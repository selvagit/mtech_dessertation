==> flow/design.v <==
module ram_dp_sr_sw (
	clk       ,  
	address_0 ,  
	data_0    ,  
	cs_0      ,  
	we_0      ,  
	oe_0      ,  
	address_1 ,  
	data_1    ,  
	cs_1      ,  
	we_1      ,  
	oe_1         
); 
parameter DATA_0_WIDTH = 8 ;
parameter ADDR_WIDTH = 16 ;
parameter RAM_DEPTH = 256 ;  
input clk;
input [ADDR_WIDTH-1:0] address_0 ;
input cs_0 ;
input we_0 ;
input oe_0 ; 
input [ADDR_WIDTH-1:0] address_1 ;
input cs_1 ;
input we_1 ;
input oe_1 ; 
inout [DATA_0_WIDTH-1:0] data_0 ; 
inout [DATA_0_WIDTH-1:0] data_1 ;
reg [DATA_0_WIDTH-1:0] data_0_out ; 
reg [DATA_0_WIDTH-1:0] data_1_out ;
reg [DATA_0_WIDTH-1:0] mem [0:RAM_DEPTH-1];
always @ (posedge clk)
begin : MEM_WRITE
	if ( cs_0 && we_0 ) begin
		mem[address_0] <= data_0;
	end else if (cs_1 && we_1) begin 
		mem[address_1] <= data_1;
	end
end
assign data_0 = (cs_0 && oe_0 && !we_0) ? data_0_out : 8'bz; 
always @ (posedge clk)
begin : MEM_READ_0
	if (cs_0 && !we_0 && oe_0) begin
		data_0_out <= mem[address_0]; 
	end else begin
		data_0_out <= 0; 
	end  
end 
assign data_1 = (cs_1 && oe_1 && !we_1) ? data_1_out : 8'bz; 
always @ (posedge clk)
begin : MEM_READ_1
	if (cs_1 && !we_1 && oe_1) begin
		data_1_out <= mem[address_1]; 
	end else begin
		data_1_out <= 0;
	end
end
endmodule  
# Step by step through the tools: ram_dp_sr_sw

Tool output for the design above, in the order of the flow.
Lines are those of the file above, counted from 1.
Library cell names are shortened.
Not given: --

Top module: ram_dp_sr_sw
Clock: clk
Standard-cell library: sky130hd
Corner: tt_025C_1v80

# Elaborated design

Source: Yosys, flattened and elaborated, memories not mapped. Widths are those after wreduce; folded enables and synchronous resets count as part of the registers. Registers that Yosys merges into a memory's read port (data or address) are not register bits. Print and check cells do not count. Equal cells are merged and count once.
Yosys's memory passes give these memory sizes; they may raise the number of words (mostly to a power of two), join words into wider ones and drop unused or constant bits.

Register bits after elaboration: 0
Latch bits: 0
Memory bits (writable): 2048
Bits in read-only memories: 0
Clocked read ports x word width: 16
Memories kept: 1
Output and inout port bits: 16

Memory list:

| memory | words | width | rd ports | wr ports | RTL line | source |
| mem    | 256   | 8     | 2        | 1        | 30       | `reg [DATA_0_WIDTH-1:0] mem [0:RAM_DEPTH-1];` |

Add/subtract/negate cells: 0
Multipliers: 0
Div/mod/pow operators: 0
Magnitude comparators: 0
Equality and inequality tests: 0
Shift operators: 0
Muxes and demuxes: 14
Bitwise operators: 0
Reductions and logical operators: 15

Operator list:

| operator           | count |
| two-way mux 8 bit  | 10 |
| logical AND 1 bit  | 10 |
| OR reduction 8 bit | 1 |
| logical NOT 1 bit  | 4 |
| two-way mux 1 bit  | 4 |

# Depth

Longest topological path by Yosys (ltp), each cell counted once; first at word level (registers and memories cut), then after technology mapping (sequential cells cut; the memories' decode and read muxes count).

Depth after elaboration: 6
ABC_AREA: 0
Depth in mapped cells: 13
Mapped depth without buffers: 7

# Synthesis result

Yosys stat after the flow's synthesis: flattened, memories mapped to cells. It holds for the ABC_AREA given above (unset counts as 0); a run with the other value may have another netlist.
The area totals of this step are shown rounded.

Cells by type:

| cell type | count | total area (um^2) |
| edfxtp_1  | 2048  | 6.15E+04 |
| mux4_2    | 674   | 1.52E+04 |
| mux2i_1   | 582   | 5.83E+03 |
| mux4_1    | 85    | 2.23E+03 |
| nor2_1    | 378   | 1.42E+03 |
| o221ai_1  | 156   | 1366.31 |
| o22ai_1   | 150   | 938.4 |
| buf_6     | 69    | 776.995 |
| nor3_1    | 144   | 720.691 |
| nand2_1   | 170   | 638.112 |
| o21ai_0   | 116   | 580.557 |
| clkbuf_1  | 151   | 566.794 |
| a21oi_1   | 100   | 500.48 |
| buf_2     | 99    | 495.475 |
| buf_8     | 33    | 495.475 |
| a211oi_1  | 58    | 435.418 |
| nand3_1   | 70    | 350.336 |
| nor4_1    | 56    | 350.336 |

Other cell types: 65; their cells: 506.

Standard cells after synthesis: 5645
Synthesis area: 98800 um^2
Sequential part of the area: 61800 um^2
Flip-flops: 2064
Buffers: 450

# Path before layout

Source: OpenSTA report_checks on the synthesized netlist (no wires, ideal clock, input and output delay 20% of the period each), path of least setup slack; recovery checks are left aside. Register names are those of the netlist, which keeps one name where synthesis merged equal registers.

Path kind: input-to-reg
From: in we_0
To: mem mem[0][0]
Clock period: 3800 ps
External input delay: 760 ps
Library setup time: 557 ps
Launch time at the first pin: 760 ps
Arrival time: 3429 ps
Path slack: -187 ps
Path delay: 3226 ps
Driving pins on the path: 5
Path buffers: 2
Synthesis period reached: 3987 ps

"path delay" = arrival - input delay + setup time.
"driving pins on the path" counts driving pins, that of a launching flip-flop among them; a cell with two outputs on the path counts twice.
"synthesis period reached" is the clock period less the worst setup slack; recovery checks do not enter. This is arithmetic on one report: input and output delays are still those of the set period (20% each).
Between the ends stands the longest chain of elaborated cells between them, by number of cells; it is not shown to be the way that was timed. Of several equally long chains one is given.
A line is the first line of the expression or statement that the cell stems from. Yosys adds cells for indexed reads and writes and turns some case tables into memories.
The path ends at the data pin of a flip-flop with enable; ways to the enable are not counted.

Cells stage by stage: nand2_1 -> nand3_1 -> clkbuf_1 -> buf_1 -> mux2_2
Length of the longest elaborated chain: 5

Ends and longest elaborated chain, post-synthesis:

| what               | RTL line | source |
| start: declaration | 20       | `input we_0 ;` |
| logical NOT 1 bit  | 39       | `assign data_0 = (cs_0 && oe_0 && !we_0) ? data_0_out : 8'bz;` |
| logical AND 1 bit  | 39       |  |
| two-way mux 8 bit  | 39       |  |
| two-way mux 8 bit  | 33       | `if ( cs_0 && we_0 ) begin` |
| two-way mux 8 bit  | --       |  |
| end: declaration   | 30       | `reg [DATA_0_WIDTH-1:0] mem [0:RAM_DEPTH-1];` |

# Worst path after layout

Path of least setup slack in the final report of flow run 1 (OpenROAD, finished layout, wires in). Where an end is a register, its clock arrival counts in the times.
The report prints the path's times to 10 ps; the period is as set.

Path kind: input-to-reg
From: in address_0[2]
To: reg (no name shown)
Clock period: 2580 ps
External input delay: 520 ps
Library setup time: 50 ps
Launch time at the first pin: 520 ps
Arrival time: 3510 ps
Path slack: -100 ps
Driving pins on the path: 13
Path buffers: 6

Cells stage by stage: buf_4 -> buf_4 -> nand2_8 -> buf_4 -> buf_4 -> o221ai_1 -> buf_4 -> buf_4 -> a21oi_1 -> a21oi_1 -> nand4_1 -> a31oi_2 -> a22o_1

Ends and longest elaborated chain, post-layout:

| what               | RTL line | source |
| start: declaration | 18       | `input [ADDR_WIDTH-1:0] address_0 ;` |

No chain of elaborated cells between the ends is given.

Add stored flow runs of ram_dp_sr_sw

2 stored runs of ram_dp_sr_sw in the flow (synthesis by Yosys, layout by OpenROAD, sky130hd cells), in arbitrary order. Constraints: input delay and output delay 20% of the set period each, output load 0.01 pF.
"clock period reached" = clock period - worst setup slack. The figure is calculated, with input and output delays left at 20% of the set period.
"total power of the final layout" is the tool's figure for a default switching activity; nothing was simulated.
Measured values are rounded.

## Flow run 1

==> flow/run.sh <==
#!/bin/bash
# the make line also repeats the synthesis and layout settings of config.mk as NAME=value (left out here)
make -C /OpenROAD-flow-scripts/flow DESIGN_CONFIG=/design/flow/config.mk WORK_HOME=/design/flow/orfs CLKGATE_MAP_FILE= finish
==> flow/config.mk <==
export PLATFORM = sky130hd
export DESIGN_NAME = ram_dp_sr_sw
export DESIGN_NICKNAME = ram_dp_sr_sw
export VERILOG_FILES = /design/flow/design.v
export SDC_FILE = /design/flow/constraint.sdc
export NUM_CORES = 4
export LEC_CHECK = 0
export CAP_MARGIN = 35
export CELL_PAD_IN_SITES_GLOBAL_PLACEMENT = 0
export CORE_MARGIN = 7
export CORE_UTILIZATION = 61
export CTS_CLUSTER_SIZE = 45
export SLEW_MARGIN = 15
export TNS_END_PERCENT = 5
==> flow/constraint.sdc <==
create_clock -name core_clock -period 2.58 [get_ports {clk}]
set_input_delay 0.5160 -clock core_clock [delete_from_list [all_inputs] [get_ports {clk}]]
set_output_delay 0.5160 -clock core_clock [all_outputs]
set_load 0.01 [all_outputs]

| result of flow run 1 | value |
|---|---|
| total die area | 173000 um^2 |
| clock period reached | 2680 ps |
| synthesis area | 98800 um^2 |
| utilization in the final report | 74.6% |
| total power of the final layout | 75600 uW |
| post-route worst hold slack | 97 ps |
| lowest setup slack | -100 ps |

## Flow run 2

==> flow/run.sh <==
#!/bin/bash
# the make line also repeats the synthesis and layout settings of config.mk as NAME=value (left out here)
make -C /OpenROAD-flow-scripts/flow DESIGN_CONFIG=/design/flow/config.mk WORK_HOME=/design/flow/orfs CLKGATE_MAP_FILE= finish
==> flow/config.mk <==
export PLATFORM = sky130hd
export DESIGN_NAME = ram_dp_sr_sw
export DESIGN_NICKNAME = ram_dp_sr_sw
export VERILOG_FILES = /design/flow/design.v
export SDC_FILE = /design/flow/constraint.sdc
export NUM_CORES = 4
export LEC_CHECK = 0
export ABC_AREA = 1
export CAP_MARGIN = 0
export CORE_MARGIN = 2
export CORE_UTILIZATION = 17
export CTS_CLUSTER_DIAMETER = 254
export MAX_ROUTING_LAYER = met5
export PLACE_DENSITY = 0.88
export SETUP_SLACK_MARGIN = 0.88
export SLEW_MARGIN = 0
==> flow/constraint.sdc <==
create_clock -name core_clock -period 3.23 [get_ports {clk}]
set_input_delay 0.6460 -clock core_clock [delete_from_list [all_inputs] [get_ports {clk}]]
set_output_delay 0.6460 -clock core_clock [all_outputs]
set_load 0.01 [all_outputs]

| result of flow run 2 | value |
|---|---|
| total die area | 619000 um^2 |
| clock period reached | 2440 ps |
| synthesis area | 104000 um^2 |
| utilization in the final report | 20.9% |
| total power of the final layout | 60300 uW |
| post-route worst hold slack | 168 ps |
| lowest setup slack | 790 ps |
